==> flow/design.v <==
module uart_tx(
    input           mclk,
    input           n_reset,
    input   [15:0]  baud_max_cnt,  
    input   [7:0]   tr_data,
    input   [1:0]   parity_sel,
    input           stop_sel,
    input           send_en,
    output  reg     txd,
    output          done
);
reg state;
parameter IDLE = 1'd0;
parameter SEND = 1'd1;
wire idle_flag = (state == IDLE) ? 1'b1 : 1'b0;
wire send_flag = (state == SEND) ? 1'b1 : 1'b0;
always@(negedge n_reset, posedge mclk)
    if(!n_reset)
        state <= 1'b0;
    else
        state <= (idle_flag & send_en) ? SEND :
                 (send_flag & (parity_sel == 2'b00) & (stop_sel == 1'b0) & (cnt2 == 4'd10)) ? IDLE :
                 (send_flag & (parity_sel == 2'b00) & (stop_sel == 1'b1) & (cnt2 == 4'd11)) ? IDLE :
                 (send_flag & (parity_sel != 2'b00) & (stop_sel == 1'b0) & (cnt2 == 4'd11)) ? IDLE :
                 (send_flag & (parity_sel != 2'b00) & (stop_sel == 1'b1) & (cnt2 == 4'd12)) ? IDLE : state;
reg [15:0] cnt1;
always@(negedge n_reset, posedge mclk)
    if(!n_reset)
        cnt1 <= 16'b0;
    else
        cnt1 <= (idle_flag) ? 16'b0 :
                (cnt1 == baud_max_cnt) ? 16'b0 : cnt1 + 1'b1;
reg [3:0] cnt2;
always@(negedge n_reset, posedge mclk)
    if(!n_reset)
        cnt2 <= 4'b0;
    else
        cnt2 <= (idle_flag) ? 4'b0 :
                (cnt1 == baud_max_cnt) ? cnt2 + 1'b1 : cnt2;
wire tr_data_xor = tr_data[0]^tr_data[1]^tr_data[2]^tr_data[3]^tr_data[4]^tr_data[5]^tr_data[6]^tr_data[7];
reg parity_bit;
always@(negedge n_reset, posedge mclk)
    if(!n_reset)
        parity_bit <= 1'b0;
    else
        parity_bit <= (parity_sel == 2'b01) ? tr_data_xor : (parity_sel == 2'b10) ? ~tr_data_xor : parity_bit;
always@(negedge n_reset, posedge mclk)
    if(!n_reset)
        txd <= 1'b0;
    else
        txd <= (idle_flag) ? 1'b1 : 
               ((cnt2 == 4'd0) & (cnt1 == 16'd0)) ? 1'b0 :  
               ((cnt2 == 4'd1) & (cnt1 == 16'd0)) ? tr_data[0] :
               ((cnt2 == 4'd2) & (cnt1 == 16'd0)) ? tr_data[1] :
               ((cnt2 == 4'd3) & (cnt1 == 16'd0)) ? tr_data[2] :
               ((cnt2 == 4'd4) & (cnt1 == 16'd0)) ? tr_data[3] :
               ((cnt2 == 4'd5) & (cnt1 == 16'd0)) ? tr_data[4] :
               ((cnt2 == 4'd6) & (cnt1 == 16'd0)) ? tr_data[5] :
               ((cnt2 == 4'd7) & (cnt1 == 16'd0)) ? tr_data[6] :
               ((cnt2 == 4'd8) & (cnt1 == 16'd0)) ? tr_data[7] : 
               ((parity_sel == 2'b00) & (stop_sel == 1'b0) & (cnt2 == 4'd9)  & (cnt1 == 16'd0)) ? 1'b1 :
               ((parity_sel == 2'b00) & (stop_sel == 1'b1) & (cnt2 == 4'd9)  & (cnt1 == 16'd0)) ? 1'b1 :
               ((parity_sel == 2'b00) & (stop_sel == 1'b1) & (cnt2 == 4'd10) & (cnt1 == 16'd0)) ? 1'b1 :
               ((parity_sel != 2'b00) & (stop_sel == 1'b0) & (cnt2 == 4'd9)  & (cnt1 == 16'd0)) ? parity_bit :
               ((parity_sel != 2'b00) & (stop_sel == 1'b0) & (cnt2 == 4'd10) & (cnt1 == 16'd0)) ? 1'b1 :
               ((parity_sel != 2'b00) & (stop_sel == 1'b1) & (cnt2 == 4'd9)  & (cnt1 == 16'd0)) ? parity_bit :
               ((parity_sel != 2'b00) & (stop_sel == 1'b1) & (cnt2 == 4'd10) & (cnt1 == 16'd0)) ? 1'b1 :
               ((parity_sel != 2'b00) & (stop_sel == 1'b1) & (cnt2 == 4'd11) & (cnt1 == 16'd0)) ? 1'b1 : txd;
assign done = idle_flag;
endmodule
# --- Tool chain data of uart_tx ---
# The steps from the RTL of uart_tx to its reports follow in flow order.
# Lines are those of the file above, counted from 1.
# Library cell names are shortened.
inputs:
  top: "uart_tx"
  clock: "mclk"
  lib: "sky130hd"
  pvt_corner: "tt_025C_1v80"

# --- After elaboration ---
# Yosys after proc, flatten, opt, wreduce and memory -nomap, before mapping. Memory bits, and registers merged into a memory's read port (data or address), are not among the register bits. Print and check cells are not counted. Equal cells are merged and count once.
bits:
  regBits: 23
  inputBits: 30
  word_cells: 110
  out_inout_bits: 2
classes:
  n_reduce_logical: 6
  bitwise: 49
  muxes: 31
  n_addsub: 2
  n_eq: 17
ops:
  columns: ["cell", "count"]
  rows:
  - ["AND 1 bit", 40]
  - ["two-way mux 16 bit", 2]
  - ["two-way mux 1 bit", 27]
  - ["== test 4 bit (second input constant)", 5]
  - ["inequality test 18 x 1 -> 1 bit (second input constant)", 1]
  - ["adder 16 x 1 -> 16 bit (second input constant)", 1]
  - ["== test 16 bit", 1]
  - ["logical NOT 16 bit", 1]
  - ["== test 4 x 3 -> 1 bit (second input constant)", 4]
  - ["== test 4 x 2 -> 1 bit (second input constant)", 2]
  - ["two-way mux 4 bit", 2]
  - ["XOR 1 bit", 7]
  - ["nonzero test 5 bit", 1]
  - ["nonzero test 2 bit", 2]
  - ["adder 4 x 1 -> 4 bit (second input constant)", 1]
  - ["== test 4 x 1 -> 1 bit (second input constant)", 1]
  - ["logical NOT 4 bit", 1]
  - ["NOT 1 bit", 2]
  - ["== test 2 x 1 -> 1 bit (second input constant)", 1]
  - ["inequality test 2 x 1 -> 1 bit (second input constant)", 1]
  - ["== test 2 bit (second input constant)", 1]
  - ["logical NOT 2 bit", 1]

# --- Longest topological paths ---
# Longest topological path by Yosys (ltp), each cell counted once; first at word level (registers and memories cut), then after technology mapping (sequential cells cut; the memories' decode and read muxes count).
logic_depth:
  ltp_word: 22
  ABC_AREA: 0
  mapped_depth: 8

# --- After synthesis ---
# Source: synth_stat.txt of the flow (Yosys; design flattened, memories mapped). It holds for the ABC_AREA given above (unset counts as 0); a run with the other value may have another netlist.
# The area totals of this step are shown rounded.
types:
  columns: ["type", "count", "type_area_um2"]
  rows:
  - ["dfrtp_1", 23, 575.552]
  - ["xor2_1", 26, 227.718]
  - ["xnor2_1", 14, 122.618]
  - ["ha_1", 8, 100.096]
  - ["nor2_1", 26, 97.594]
  - ["inv_1", 12, 45.043]
  - ["nand2_1", 12, 45.043]
  - ["nor4_1", 6, 37.536]
  - ["nor4_2", 3, 37.536]
  - ["nand4_1", 4, 25.024]
  - ["a21oi_1", 4, 20.019]
  - ["nand3_1", 4, 20.019]
  - ["o21ai_0", 4, 20.019]
  - ["nor4b_1", 2, 17.517]
  - ["and3_2", 2, 15.014]
  - ["nand2b_1", 2, 12.512]
  - ["nand4_2", 1, 12.512]
  - ["or3_1", 2, 12.512]
# Not listed: further types 21, cells in them 23.
mapped:
  mapped_cells: 178
  ffs: 23
  yosys_area_um2: 1620
  sequential_area_um2: 576

# --- Worst setup path after synthesis ---
# Path of least setup slack by OpenSTA after synthesis, without wires, with an ideal clock, recovery checks aside; 20% of the period is set as input and as output delay. Where synthesis merged equal registers, the netlist keeps one of their names.
synth_timing:
  path_type: "reg2reg"
  start: "register cnt2[0]"
  end: "register txd"
  path_slack_ns: 0.678
  period_ns: 2.7
  n_path_buf: 1
  required_ns: 2.576
  path_stages: 9
  arrival_time_ns: 1.898
  setup_time_ns: 0.124
  launch_ns: 0.000
  path_delay_ns: 2.022
  period_less_setup_slack_ns: 2.022
# "path_delay_ns" is the arrival time less input delay plus setup time.
# "path_stages" counts driving pins, that of a launching flip-flop among them; a cell with two outputs on the path counts twice.
# "period_less_setup_slack_ns" = period - worst setup slack (recovery checks aside). The figure is calculated, with input and output delays left at 20% of the set period.
# The rows between start and end are the longest chain of elaborated cells between them; the timing report does not say that the signal goes this way. Where chains are equally long, one stands for them.
# A line is the first line of the expression or statement that the cell stems from. Yosys adds cells for indexed reads and writes and turns some case tables into memories.
synth_between:
  cell_sequence: "dfrtp_1 -> inv_1 -> ha_1 -> clkbuf_1 -> or4_1 -> o211ai_1 -> a311o_1 -> nor4_1 -> a211o_1"
  elab_chain_cells: 21
synth_rtl:
  columns: ["item", "line_no", "rtl"]
  rows:
  - ["start, declared", 33, "reg [3:0] cnt2;"]
  - ["start, assigned", 36, "cnt2 <= 4'b0;"]
  - ["start, assigned", 38, "cnt2 <= (idle_flag) ? 4'b0 :"]
  - ["== test 4 bit", 68, "((parity_sel != 2'b00) & (stop_sel == 1'b1) & (cnt2 == 4'd11) & (cnt1 == 16'd0)) ? 1'b1 : txd;"]
  - ["AND 1 bit x2", 68, null]
  - ["two-way mux 1 bit", 68, null]
  - ["two-way mux 1 bit", 67, "((parity_sel != 2'b00) & (stop_sel == 1'b1) & (cnt2 == 4'd10) & (cnt1 == 16'd0)) ? 1'b1 :"]
  - ["two-way mux 1 bit", 66, "((parity_sel != 2'b00) & (stop_sel == 1'b1) & (cnt2 == 4'd9)  & (cnt1 == 16'd0)) ? parity_bit :"]
  - ["two-way mux 1 bit", 65, "((parity_sel != 2'b00) & (stop_sel == 1'b0) & (cnt2 == 4'd10) & (cnt1 == 16'd0)) ? 1'b1 :"]
  - ["two-way mux 1 bit", 64, "((parity_sel != 2'b00) & (stop_sel == 1'b0) & (cnt2 == 4'd9)  & (cnt1 == 16'd0)) ? parity_bit :"]
  - ["[6 not listed]", null, null]
  - ["two-way mux 1 bit", 57, "((cnt2 == 4'd5) & (cnt1 == 16'd0)) ? tr_data[4] :"]
  - ["two-way mux 1 bit", 56, "((cnt2 == 4'd4) & (cnt1 == 16'd0)) ? tr_data[3] :"]
  - ["two-way mux 1 bit", 55, "((cnt2 == 4'd3) & (cnt1 == 16'd0)) ? tr_data[2] :"]
  - ["two-way mux 1 bit", 54, "((cnt2 == 4'd2) & (cnt1 == 16'd0)) ? tr_data[1] :"]
  - ["two-way mux 1 bit", 53, "((cnt2 == 4'd1) & (cnt1 == 16'd0)) ? tr_data[0] :"]
  - ["two-way mux 1 bit", 52, "((cnt2 == 4'd0) & (cnt1 == 16'd0)) ? 1'b0 :"]
  - ["two-way mux 1 bit", 51, "txd <= (idle_flag) ? 1'b1 :"]
  - ["end, assigned", 49, "txd <= 1'b0;"]
  - ["end, assigned", 51, null]
  - ["end, declared", 9, "output  reg     txd,"]

# --- Worst path after layout ---
# Path of least setup slack in the final report of entry A (OpenROAD, finished layout, wires in). Where an end is a register, its clock arrival counts in the times.
layout_timing:
  path_type: "reg2reg"
  start: "register cnt2[0]"
  end: "register txd"
  period_ns: 2.35
  arrival_time_ns: 2.28
  path_slack_ns: 0.22
  required_ns: 2.50
  setup_time_ns: 0.11
  launch_ns: 0.26
  n_path_buf: 0
  path_stages: 8
# The rows between start and end are the longest chain of elaborated cells between them; the timing report does not say that the signal goes this way. Where chains are equally long, one stands for them.
layout_between:
  cell_sequence: "dfrtp_1 -> inv_1 -> ha_1 -> or4_1 -> o211ai_1 -> a311o_1 -> nor4_1 -> a211o_1"
  elab_chain_cells: 21
layout_rtl:
  columns: ["item", "line_no", "rtl"]
  rows:
  - ["start, declared", 33, "reg [3:0] cnt2;"]
  - ["start, assigned", 36, "cnt2 <= 4'b0;"]
  - ["start, assigned", 38, "cnt2 <= (idle_flag) ? 4'b0 :"]
  - ["== test 4 bit", 68, "((parity_sel != 2'b00) & (stop_sel == 1'b1) & (cnt2 == 4'd11) & (cnt1 == 16'd0)) ? 1'b1 : txd;"]
  - ["AND 1 bit x2", 68, null]
  - ["two-way mux 1 bit", 68, null]
  - ["two-way mux 1 bit", 67, "((parity_sel != 2'b00) & (stop_sel == 1'b1) & (cnt2 == 4'd10) & (cnt1 == 16'd0)) ? 1'b1 :"]
  - ["two-way mux 1 bit", 66, "((parity_sel != 2'b00) & (stop_sel == 1'b1) & (cnt2 == 4'd9)  & (cnt1 == 16'd0)) ? parity_bit :"]
  - ["two-way mux 1 bit", 65, "((parity_sel != 2'b00) & (stop_sel == 1'b0) & (cnt2 == 4'd10) & (cnt1 == 16'd0)) ? 1'b1 :"]
  - ["two-way mux 1 bit", 64, "((parity_sel != 2'b00) & (stop_sel == 1'b0) & (cnt2 == 4'd9)  & (cnt1 == 16'd0)) ? parity_bit :"]
  - ["[6 not listed]", null, null]
  - ["two-way mux 1 bit", 57, "((cnt2 == 4'd5) & (cnt1 == 16'd0)) ? tr_data[4] :"]
  - ["two-way mux 1 bit", 56, "((cnt2 == 4'd4) & (cnt1 == 16'd0)) ? tr_data[3] :"]
  - ["two-way mux 1 bit", 55, "((cnt2 == 4'd3) & (cnt1 == 16'd0)) ? tr_data[2] :"]
  - ["two-way mux 1 bit", 54, "((cnt2 == 4'd2) & (cnt1 == 16'd0)) ? tr_data[1] :"]
  - ["two-way mux 1 bit", 53, "((cnt2 == 4'd1) & (cnt1 == 16'd0)) ? tr_data[0] :"]
  - ["two-way mux 1 bit", 52, "((cnt2 == 4'd0) & (cnt1 == 16'd0)) ? 1'b0 :"]
  - ["two-way mux 1 bit", 51, "txd <= (idle_flag) ? 1'b1 :"]
  - ["end, assigned", 49, "txd <= 1'b0;"]
  - ["end, assigned", 51, null]
  - ["end, declared", 9, "output  reg     txd,"]

Record of 2 stored runs of the RTL-to-layout flow on uart_tx, platform sky130hd. The runs are unordered. Constraints: input delay and output delay 20% of the set period each, output load 0.01 pF.
"period_less_ws_ns": clock period set for the run, less the worst setup slack. It is reckoned from that one timing run; input and output delays stay at 20% of the period that was set.
"worstPathTime_ns" = time allowed to the worst setup path (clock period - input delay - output delay, where it has them) - its slack; a late launch clock adds to it, a late capture clock takes from it.
"totalPower_mw" rests on the timing tool's default activity at the inputs, not on a simulated workload.
Results are given in rounded form.

--- entry A ---
==> flow/run.sh <==
#!/bin/bash
# the make line also repeats the synthesis and layout settings of config.mk as NAME=value (left out here)
make -C /OpenROAD-flow-scripts/flow DESIGN_CONFIG=/design/flow/config.mk WORK_HOME=/design/flow/orfs CLKGATE_MAP_FILE= finish
==> flow/config.mk <==
export PLATFORM = sky130hd
export DESIGN_NAME = uart_tx
export DESIGN_NICKNAME = uart_tx
export VERILOG_FILES = /design/flow/design.v
export SDC_FILE = /design/flow/constraint.sdc
export NUM_CORES = 4
export LEC_CHECK = 0
export CAP_MARGIN = 20
export CORE_MARGIN = 2
export CORE_UTILIZATION = 32
export SLEW_MARGIN = 20
==> flow/constraint.sdc <==
create_clock -name core_clock -period 2.35 [get_ports {mclk}]
set_input_delay 0.4700 -clock core_clock [delete_from_list [all_inputs] [get_ports {mclk}]]
set_output_delay 0.4700 -clock core_clock [all_outputs]
set_load 0.01 [all_outputs]

==> results, as YAML <==
results:
  post_route_stdcell_area_um2: 2080
  totalPower_mw: 1.22
  period_less_ws_ns: 2.127
  synth_area_um2: 1620
  worstPathTime_ns: 2.13
  timing.worst_path_kind: "reg2reg"
  timing.setup.tns_ns: 0.000
  design_die_area_um2: 5640
  setup_worst_slack_ns: 0.223

--- entry B ---
==> flow/run.sh <==
#!/bin/bash
# the make line also repeats the synthesis and layout settings of config.mk as NAME=value (left out here)
make -C /OpenROAD-flow-scripts/flow DESIGN_CONFIG=/design/flow/config.mk WORK_HOME=/design/flow/orfs CLKGATE_MAP_FILE= finish
==> flow/config.mk <==
export PLATFORM = sky130hd
export DESIGN_NAME = uart_tx
export DESIGN_NICKNAME = uart_tx
export VERILOG_FILES = /design/flow/design.v
export SDC_FILE = /design/flow/constraint.sdc
export NUM_CORES = 4
export LEC_CHECK = 0
export ABC_AREA = 0
export CAP_MARGIN = 20
export CELL_PAD_IN_SITES_DETAIL_PLACEMENT = 2
export CORE_MARGIN = 8
export CORE_UTILIZATION = 47
export CTS_CLUSTER_DIAMETER = 340
export MIN_ROUTING_LAYER = met1
export PLACE_DENSITY_LB_ADDON = 0.03
export SETUP_SLACK_MARGIN = 0.27
export SLEW_MARGIN = 20
export TNS_END_PERCENT = 35
==> flow/constraint.sdc <==
create_clock -name core_clock -period 1.46 [get_ports {mclk}]
set_input_delay 0.2920 -clock core_clock [delete_from_list [all_inputs] [get_ports {mclk}]]
set_output_delay 0.2920 -clock core_clock [all_outputs]
set_load 0.01 [all_outputs]

==> results, as YAML <==
outcome: "not finished: placement ended with error DPL-0033"
